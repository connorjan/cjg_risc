==> flow/design.v <==
module cjg_mem_stack #(parameter WIDTH = 32, DEPTH = 32, ADDRW = 5) (
    input clk,
    input reset,
    input [WIDTH-1:0] d,
    input [ADDRW-1:0] addr,
    input push,
    input pop,
    output reg [WIDTH-1:0] q,
    input scan_in0,
    input scan_en,
    input test_mode,
    output scan_out0
);
reg [WIDTH-1:0] stack [DEPTH-1:0];
integer i;
always @(posedge clk or negedge reset) begin
    if (~reset) begin
        q <= {WIDTH{1'b0}};
        for (i=0; i < DEPTH; i=i+1) begin
            stack[i] <= {WIDTH{1'b0}};
        end
    end
    else begin
        if (push) begin
            stack[addr] <= d;
        end
        else begin
            stack[addr] <= stack[addr];
        end
        q <= stack[addr];
    end
end
endmodule  
**From RTL to reports: cjg_mem_stack**

The steps from the RTL of cjg_mem_stack to its reports follow in flow order.
Line numbers count from 1 in the design file above.
Operators carry their Yosys type and port widths (W data, S select, Z words).
Library cell names are shortened.
A cell with - has no value.

- Design top: cjg_mem_stack
- Clock port: clk
- Standard-cell library: sky130hd
- Corner: tt_025C_1v80

**Elaborated design**

Source: Yosys, flattened and elaborated. Widths are those after wreduce. Registers that Yosys merges into a memory's read port (data or address) are not register bits. Print and check cells do not count. Equal cells are merged and count once.

- Register bits: 1,056
- Bits of input ports: 44
- Output and inout bits: 33
- Cells after elaboration: 163

- Equality and inequality tests: 31
- Muxes and demuxes: 98
- Reduce/logical cells: 1

Operators by type and width:

| kind | number |
|---|---|
| $mux W32 | 96 |
| $pmux W32 S32 | 1 |
| $pmux W32 S31 | 1 |
| $eq A5 B5 Y1 const B | 16 |
| $eq A5 B4 Y1 const B | 8 |
| $eq A5 B3 Y1 const B | 4 |
| $eq A5 B2 Y1 const B | 2 |
| $eq A5 B1 Y1 const B | 1 |
| $logic_not A5 Y1 | 1 |

**Longest topological paths**

Longest topological path by Yosys (ltp), each cell counted once; first at word level (registers and memories cut), then after technology mapping (sequential cells cut; the memories' decode and read muxes count).

- Depth after elaboration: 4
- ABC_AREA: 0
- Depth in mapped cells: 11

**Mapped cells and area**

Yosys stat after the flow's synthesis: flattened, memories mapped to cells. It holds for the ABC_AREA given above (unset counts as 0); a run with the other value may have another netlist.

- Mapped cells: 4,716
- Cell area after synthesis: 48,472.7 um2
- Area of sequential cells: 26,425.3 um2
- Flip-flop cells: 1,056
- Buffers: 472

Cell types:

| cell | number |
|---|---|
| dfrtp_1 | 1,056 |
| nand2_1 | 1,027 |
| o21ai_2 | 355 |
| o21ai_1 | 605 |
| nand3b_1 | 135 |
| clkbuf_1 | 263 |
| mux2i_1 | 93 |
| buf_6 | 74 |
| and3_1 | 123 |
| o31ai_4 | 25 |
| a22oi_1 | 63 |
| a2111oi_2 | 31 |
| a21oi_1 | 88 |
| buf_2 | 79 |
| mux2_2 | 34 |
| buf_4 | 49 |
| o22ai_1 | 52 |
| nand3_1 | 61 |

Other cell types: 53; their cells: 503.

**Path before layout**

Path of least setup slack by OpenSTA after synthesis, without wires, with an ideal clock, recovery checks aside; 20% of the period is set as input and as output delay. Where synthesis merged equal registers, the netlist keeps one of their names.

- Path kind: input -> register
- From: input port addr[2]
- To: register stack[11][26]
- Period: 2.8 ns
- Setup time: 0.131 ns
- Launch time at the first pin: 0.560 ns
- Data arrival time: 2.397 ns
- Data required time: 2.669 ns
- Path slack: 0.273 ns
- Path delay: 1.968 ns
- Stages on the path: 10
- Path buffers: 4
- Synthesis period reached: 2.527 ns

"path delay" = arrival - input delay + setup time.
"stages on the path" counts driving pins, that of a launching flip-flop among them; a cell with two outputs on the path counts twice.
"synthesis period reached" is the clock period less the worst setup slack; recovery checks do not enter. This is arithmetic on one report: input and output delays are still those of the set period (20% each).
The rows between start and end are the longest chain of elaborated cells between them; the timing report does not say that the signal goes this way. Where chains are equally long, one stands for them.
Each line given opens the expression or statement behind the cell; cells for indexed reads and writes are added by Yosys, which also makes memories of some case tables.
At most two assigning lines are given for a register; there are more.

- Cells stage by stage: buf_4 -> buf_6 -> and3b_1 -> buf_6 -> and3_1 -> a2111oi_2 -> nand4_1 -> o31ai_4 -> buf_6 -> o21ai_2
- Cells in the longest elaborated chain: 4
- Elaborated cells between the ends (all ways): 35
- Classes of those cells: eq/ne (31); mux (4)

Ends and longest elaborated chain, post-synthesis:

| element | RTL line | RTL |
|---|---|---|
| start, declared | 5 | `input [ADDRW-1:0] addr,` |
| $eq A5 B5 Y1 | 28 | `stack[addr] <= stack[addr];` |
| $pmux W32 S31 | 28 |  |
| $mux W32 | 28 |  |
| $mux W32 | 24 | `if (push) begin` |
| end, assigned | 25 | `stack[addr] <= d;` |
| end, assigned | 28 |  |
| end, declared | 14 | `reg [WIDTH-1:0] stack [DEPTH-1:0];` |

**Path in the finished layout**

From the final timing report of entry A: the path of least setup slack in the routed layout; clock arrival at registers is part of the times.

- Path kind: input -> register
- From: input port addr[0]
- To: register stack[27][31]
- Period: 3.71 ns
- Setup time: 0.15 ns
- Launch time at the first pin: 0.74 ns
- Data arrival time: 3.88 ns
- Data required time: 4.29 ns
- Path slack: 0.40 ns
- Stages on the path: 11
- Path buffers: 5

The rows between start and end are the longest chain of elaborated cells between them; the timing report does not say that the signal goes this way. Where chains are equally long, one stands for them.
At most two assigning lines are given for a register; there are more.

- Cells stage by stage: buf_2 -> buf_4 -> nand3_2 -> buf_4 -> o22ai_1 -> nor4_1 -> buf_4 -> nand4_1 -> o31ai_4 -> buf_12 -> o21ai_1
- Cells in the longest elaborated chain: 4
- Elaborated cells between the ends (all ways): 35
- Classes of those cells: eq/ne (31); mux (4)

Ends and longest elaborated chain, post-layout:

| element | RTL line | RTL |
|---|---|---|
| start, declared | 5 | `input [ADDRW-1:0] addr,` |
| $eq A5 B5 Y1 | 28 | `stack[addr] <= stack[addr];` |
| $pmux W32 S31 | 28 |  |
| $mux W32 | 28 |  |
| $mux W32 | 24 | `if (push) begin` |
| end, assigned | 25 | `stack[addr] <= d;` |
| end, assigned | 28 |  |
| end, declared | 14 | `reg [WIDTH-1:0] stack [DEPTH-1:0];` |

==> runs of cjg_mem_stack <==
cjg_mem_stack through Yosys and OpenROAD on sky130hd: 2 stored runs, unordered, with their settings and measured results. The constraints put input and output delay at 20% of the set period each and load the outputs with 0.01 pF.
"reached clock period" = clock period - worst setup slack. The figure is calculated, with input and output delays left at 20% of the set period.
"worst setup path time": the worst setup path's part of the clock period (all of it between registers, 20% less for each end at a port) less its slack. A launch clock that arrives late makes it longer, a capture clock that arrives late makes it shorter.
"total design power" rests on the timing tool's default activity at the inputs, not on a simulated workload.

### Entry A

==> flow/run.sh <==
#!/bin/bash
# the make line also repeats the synthesis and layout settings of config.mk as NAME=value (left out here)
make -C /OpenROAD-flow-scripts/flow DESIGN_CONFIG=/design/flow/config.mk WORK_HOME=/design/flow/orfs CLKGATE_MAP_FILE= finish
==> flow/config.mk <==
export PLATFORM = sky130hd
export DESIGN_NAME = cjg_mem_stack
export DESIGN_NICKNAME = cjg_mem_stack
export VERILOG_FILES = /design/flow/design.v
export SDC_FILE = /design/flow/constraint.sdc
export NUM_CORES = 4
export LEC_CHECK = 0
export ABC_AREA = 0
export CAP_MARGIN = 20
export CELL_PAD_IN_SITES_DETAIL_PLACEMENT = 1
export CELL_PAD_IN_SITES_GLOBAL_PLACEMENT = 1
export CORE_ASPECT_RATIO = 1.34
export CORE_MARGIN = 4
export CORE_UTILIZATION = 41
export CTS_CLUSTER_DIAMETER = 203
export PLACE_DENSITY = 0.85
export SETUP_SLACK_MARGIN = -0.33
export SLEW_MARGIN = 40
==> flow/constraint.sdc <==
create_clock -name core_clock -period 3.71 [get_ports {clk}]
set_input_delay 0.7420 -clock core_clock [delete_from_list [all_inputs] [get_ports {clk}]]
set_output_delay 0.7420 -clock core_clock [all_outputs]
set_load 0.01 [all_outputs]

Results of entry A:
- Post-layout utilization: 47.8%
- Reached clock period: 3.308 ns
- Area of the synthesized netlist: 48,472.7 um2
- Worst hold slack after layout: 0.475 ns
- Total negative slack: 0.000 ns
- Standard-cell area after layout: 55,889.9 um2
- Setup slack of the critical path: 0.402 ns
- Worst setup path time: 2.57 ns
- Worst setup path type: input -> register
- Total design power: 0.033935 W
- Total die area: 123,850.0 um2

### Entry B

==> flow/run.sh <==
#!/bin/bash
# the make line also repeats the synthesis and layout settings of config.mk as NAME=value (left out here)
make -C /OpenROAD-flow-scripts/flow DESIGN_CONFIG=/design/flow/config.mk WORK_HOME=/design/flow/orfs CLKGATE_MAP_FILE= finish
==> flow/config.mk <==
export PLATFORM = sky130hd
export DESIGN_NAME = cjg_mem_stack
export DESIGN_NICKNAME = cjg_mem_stack
export VERILOG_FILES = /design/flow/design.v
export SDC_FILE = /design/flow/constraint.sdc
export NUM_CORES = 4
export LEC_CHECK = 0
export CAP_MARGIN = 35
export CELL_PAD_IN_SITES_DETAIL_PLACEMENT = 0
export CELL_PAD_IN_SITES_GLOBAL_PLACEMENT = 2
export CORE_MARGIN = 6
export CORE_UTILIZATION = 67
export CTS_CLUSTER_DIAMETER = 323
export GPL_ROUTABILITY_DRIVEN = 1
export GPL_TIMING_DRIVEN = 1
export HOLD_SLACK_MARGIN = 0.23
export MAX_ROUTING_LAYER = met4
export SETUP_SLACK_MARGIN = 0.99
export SLEW_MARGIN = 5
export TNS_END_PERCENT = 30
==> flow/constraint.sdc <==
create_clock -name core_clock -period 3.75 [get_ports {clk}]
set_input_delay 0.7500 -clock core_clock [delete_from_list [all_inputs] [get_ports {clk}]]
set_output_delay 0.7500 -clock core_clock [all_outputs]
set_load 0.01 [all_outputs]

Outcome of entry B: unfinished; error GPL-0301 in placement
